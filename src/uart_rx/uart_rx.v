==> flow/design.v <==
module uart_rx #(
    parameter DATA_WIDTH = 8
) (
    input logic din,             
    input logic clk,
    input logic reset,
    output logic [DATA_WIDTH-1:0] par_out   
);
    logic en_shift; 
    logic [2:0] state;  
    logic flag;
    logic [DATA_WIDTH-1:0] shift_reg;
    logic [3:0] bit_counter;
    localparam IDLE  = 3'b000;
    localparam START = 3'b001;
    localparam DATA  = 3'b010;
    localparam STOP  = 3'b011;
    always @(posedge clk or negedge reset) begin
        if(!reset) begin
            state <= IDLE;
            shift_reg <= 0;
            bit_counter <= 0;
            par_out <= 0;
        end else begin
            case(state)
                IDLE: begin
                    if(!din) begin   
                        state <= START;
                        bit_counter <= 0;
                    end
                end
                START: begin
                    state <= DATA;
                end
                DATA: begin
                    shift_reg <= {din, shift_reg[DATA_WIDTH-1:1]};
                    bit_counter <= bit_counter + 1;
                    if(bit_counter == DATA_WIDTH-1)
                        state <= STOP;
                end
                STOP: begin
                    par_out <= shift_reg;
                    state <= IDLE;
                end
            endcase
        end
    end
endmodule
Step by step through the tools: uart_rx

What the tools print for uart_rx, step after step.
Line numbers count from 1 in the design file above.
Cell names lack the library's common part.
The mark - stands for no value.

Design top: uart_rx
Clock: clk
Cell library: sky130hd
Timing corner: tt_025C_1v80

Elaborated design

Source: Yosys, flattened and elaborated, memories not mapped. Widths are those after wreduce. Registers that Yosys merges into a memory's read port (data or address) are not register bits. Print and check cells do not count. Equal cells are merged and count once.

Register bits: 23
Bits of input ports: 3
Output and inout bits: 8
Word-level cells: 21

$add $sub $neg: 1
Equality and inequality tests: 6
Muxes and demuxes: 5
Reductions and logical operators: 5

Operators by type and width:

| cell                                                     | count |
| 3-bit case mux with 4-bit select                         | 1 |
| 4-bit case mux with 2-bit select                         | 1 |
| 3-bit by 2-bit == test with 1-bit output with constant B | 2 |
| 3-bit two-way mux                                        | 2 |
| 2-bit inequality test with constant B                    | 2 |
| 4-bit by 1-bit adder with 4-bit output with constant B   | 1 |
| 4-bit by 3-bit == test with 1-bit output with constant B | 1 |
| 4-bit nonzero test                                       | 1 |
| 4-bit two-way mux                                        | 1 |
| 3-bit by 1-bit == test with 1-bit output with constant B | 1 |
| 3-bit zero test                                          | 1 |
| 3-bit AND reduction                                      | 1 |
| 2-bit AND reduction                                      | 1 |
| 2-bit nonzero test                                       | 1 |

Depth

Yosys ltp: most cells in a row. Word level: on the elaborated netlist, between registers, memories and ports. Mapped: between sequential cells and ports; inverters and the memories' decode and read muxes count.

Word-level depth: 3
ABC_AREA: 0
Gate-level depth with buffers: 4
Mapped depth without buffers: 4

Synthesis result

The flow's flattened synthesis, as Yosys stat reports it; memories are mapped. The netlist is that of the ABC_AREA named above (0 if unset); the other value can give another one.
The area totals of this step are shown rounded.

Cells by type:

| cell type | count | area in all (sq um) |
| dfrtp_1   | 23    | 575.552 |
| mux2_2    | 16    | 180.173 |
| dfstp_2   | 1     | 26.275 |
| nand3_1   | 5     | 25.024 |
| o21ai_0   | 5     | 25.024 |
| ha_1      | 1     | 12.512 |
| nor2b_1   | 2     | 12.512 |
| a2111o_1  | 1     | 11.261 |
| or4b_1    | 1     | 10.01 |
| a21o_1    | 1     | 7.507 |
| nand2_1   | 2     | 7.507 |
| nand3b_1  | 1     | 7.507 |
| nor2_1    | 2     | 7.507 |
| nor3b_1   | 1     | 7.507 |
| o31ai_1   | 1     | 7.507 |
| and2_1    | 1     | 6.256 |
| nand2b_1  | 1     | 6.256 |
| buf_2     | 1     | 5.005 |

Other cell types: 2; their cells: 2.

Mapped cells: 68
Mapped area: 948 sq um
Area of sequential cells: 602 sq um
Mapped flip-flops: 24
Buffers: 2

Path before layout

Source: OpenSTA report_checks on the synthesized netlist (no wires, ideal clock, input and output delay 20% of the period each), path of least setup slack; recovery checks are left aside. Register names are those of the netlist, which keeps one name where synthesis merged equal registers.

Path type: reg-to-reg
Start point: register bit_counter[0]
End point: register bit_counter[2]
Period: 1940 ps
Library setup time: 69 ps
Launch time at the first pin: 0 ps
Arrival: 1048 ps
Required time: 1871 ps
Slack: 823 ps
Delay of the path: 1117 ps
Stages: 4
Path buffers: 0
Period reached after synthesis: 1117 ps

"delay of the path" is the arrival time less input delay plus setup time.
"stages" counts driving pins, that of a launching flip-flop among them; a cell with two outputs on the path counts twice.
"period reached after synthesis" is the clock period less the worst setup slack; recovery checks do not enter. This is arithmetic on one report: input and output delays are still those of the set period (20% each).
Between the ends stands the longest chain of elaborated cells between them, by number of cells; it is not shown to be the way that was timed. Of several equally long chains one is given.
A line is the first line of the expression or statement that the cell stems from. Yosys adds cells for indexed reads and writes and turns some case tables into memories.
A register here has more assigning lines than the two given.

Path through: dfrtp_1 > ha_1 > or4b_1 > nand3_1
Length of the longest elaborated chain: 2
Elaborated cells between the ends (all ways): 2
Source lines of those cells: 2
Classes of those cells: add/sub: 1; mux: 1

RTL lines, path post-synthesis:

| element                                | RTL line | source |
| start: declaration                     | 13       | `logic [3:0] bit_counter;` |
| start: assignment                      | 22       | `bit_counter <= 0;` |
| start: assignment                      | 37       | `bit_counter <= bit_counter + 1;` |
| 4-bit by 1-bit adder with 4-bit output | 37       |  |
| 4-bit case mux with 2-bit select       | 25       | `case(state)` |
| end: assignment                        | 22       |  |
| end: assignment                        | 37       |  |
| end: declaration                       | 13       |  |

Path in the finished layout

From the final timing report of flow run 1: the path of least setup slack in the routed layout; clock arrival at registers is part of the times.
The path's times are printed in steps of 10 ps; the period is the one set.

Path type: reg-to-reg
Start point: register bit_counter[0]
End point: register bit_counter[2]
Period: 1120 ps
Library setup time: 50 ps
Launch time at the first pin: 300 ps
Arrival: 1390 ps
Required time: 1370 ps
Slack: -20 ps
Stages: 4
Path buffers: 0

Between the ends stands the longest chain of elaborated cells between them, by number of cells; it is not shown to be the way that was timed. Of several equally long chains one is given.
A register here has more assigning lines than the two given.

Path through: dfrtp_2 > ha_4 > or4b_1 > nand3_1
Length of the longest elaborated chain: 2
Elaborated cells between the ends (all ways): 2
Source lines of those cells: 2
Classes of those cells: add/sub: 1; mux: 1

RTL lines, path post-layout:

| element                                | RTL line | source |
| start: declaration                     | 13       | `logic [3:0] bit_counter;` |
| start: assignment                      | 22       | `bit_counter <= 0;` |
| start: assignment                      | 37       | `bit_counter <= bit_counter + 1;` |
| 4-bit by 1-bit adder with 4-bit output | 37       |  |
| 4-bit case mux with 2-bit select       | 25       | `case(state)` |
| end: assignment                        | 22       |  |
| end: assignment                        | 37       |  |
| end: declaration                       | 13       |  |

Module uart_rx, platform sky130hd: 2 stored runs of the flow (Yosys, OpenROAD) with differing settings, in no particular order. Input and output delays are each 20% of the period that was set; the output load is 0.01 pF.
"achieved period" means the clock period less the worst setup slack. The figure is calculated, with input and output delays left at 20% of the set period.
By "critical path time" is meant the share of the clock period that the worst setup path is allowed (20% is reserved at inputs, 20% at outputs), minus its slack. Clock arrival times at its registers enter into it.
By "total design power" is meant OpenSTA's value without simulated activity: inputs other than the clock are taken to toggle once in ten clock periods, and the tool carries that through the logic.
"critical path time" is known to 10 ps.
The measured numbers are rounded.

## Flow run 1

==> flow/run.sh <==
#!/bin/bash
# the make line also repeats the synthesis and layout settings of config.mk as NAME=value (left out here)
make -C /OpenROAD-flow-scripts/flow DESIGN_CONFIG=/design/flow/config.mk WORK_HOME=/design/flow/orfs CLKGATE_MAP_FILE= finish
==> flow/config.mk <==
export PLATFORM = sky130hd
export DESIGN_NAME = uart_rx
export DESIGN_NICKNAME = uart_rx
export VERILOG_FILES = /design/flow/design.v
export SDC_FILE = /design/flow/constraint.sdc
export NUM_CORES = 4
export LEC_CHECK = 0
export CAP_MARGIN = 20
export CORE_MARGIN = 2
export CORE_UTILIZATION = 40
export SETUP_SLACK_MARGIN = 0.26
export SLEW_MARGIN = 20
==> flow/constraint.sdc <==
create_clock -name core_clock -period 1.12 [get_ports {clk}]
set_input_delay 0.2240 -clock core_clock [delete_from_list [all_inputs] [get_ports {clk}]]
set_output_delay 0.2240 -clock core_clock [all_outputs]
set_load 0.01 [all_outputs]

| result of flow run 1 | value |
|---|---|
| achieved period | 1143 ps |
| post-route setup TNS | -24 ps |
| utilization in the final report | 61.6 % |
| total design power | 0.00151 W |
| critical path time | 1140 ps |
| class of the worst setup path | reg-to-reg |
| worst setup slack after layout | -23 ps |
| area of the die | 2780 sq um |
| post-synthesis cell area | 948 sq um |
| standard-cell area after layout | 1380 sq um |

## Flow run 2

==> flow/run.sh <==
#!/bin/bash
# the make line also repeats the synthesis and layout settings of config.mk as NAME=value (left out here)
make -C /OpenROAD-flow-scripts/flow DESIGN_CONFIG=/design/flow/config.mk WORK_HOME=/design/flow/orfs CLKGATE_MAP_FILE= finish
==> flow/config.mk <==
export PLATFORM = sky130hd
export DESIGN_NAME = uart_rx
export DESIGN_NICKNAME = uart_rx
export VERILOG_FILES = /design/flow/design.v
export SDC_FILE = /design/flow/constraint.sdc
export NUM_CORES = 4
export LEC_CHECK = 0
export CAP_MARGIN = 20
export CELL_PAD_IN_SITES_DETAIL_PLACEMENT = 2
export CORE_MARGIN = 8
export CORE_UTILIZATION = 55
export CTS_CLUSTER_SIZE = 39
export GPL_ROUTABILITY_DRIVEN = 0
export PLACE_DENSITY_LB_ADDON = 0.04
export SETUP_SLACK_MARGIN = 0.29
export SLEW_MARGIN = 30
==> flow/constraint.sdc <==
create_clock -name core_clock -period 1.48 [get_ports {clk}]
set_input_delay 0.2960 -clock core_clock [delete_from_list [all_inputs] [get_ports {clk}]]
set_output_delay 0.2960 -clock core_clock [all_outputs]
set_load 0.01 [all_outputs]

Flow run 2: stopped before the end: clock tree synthesis reported DPL-0033
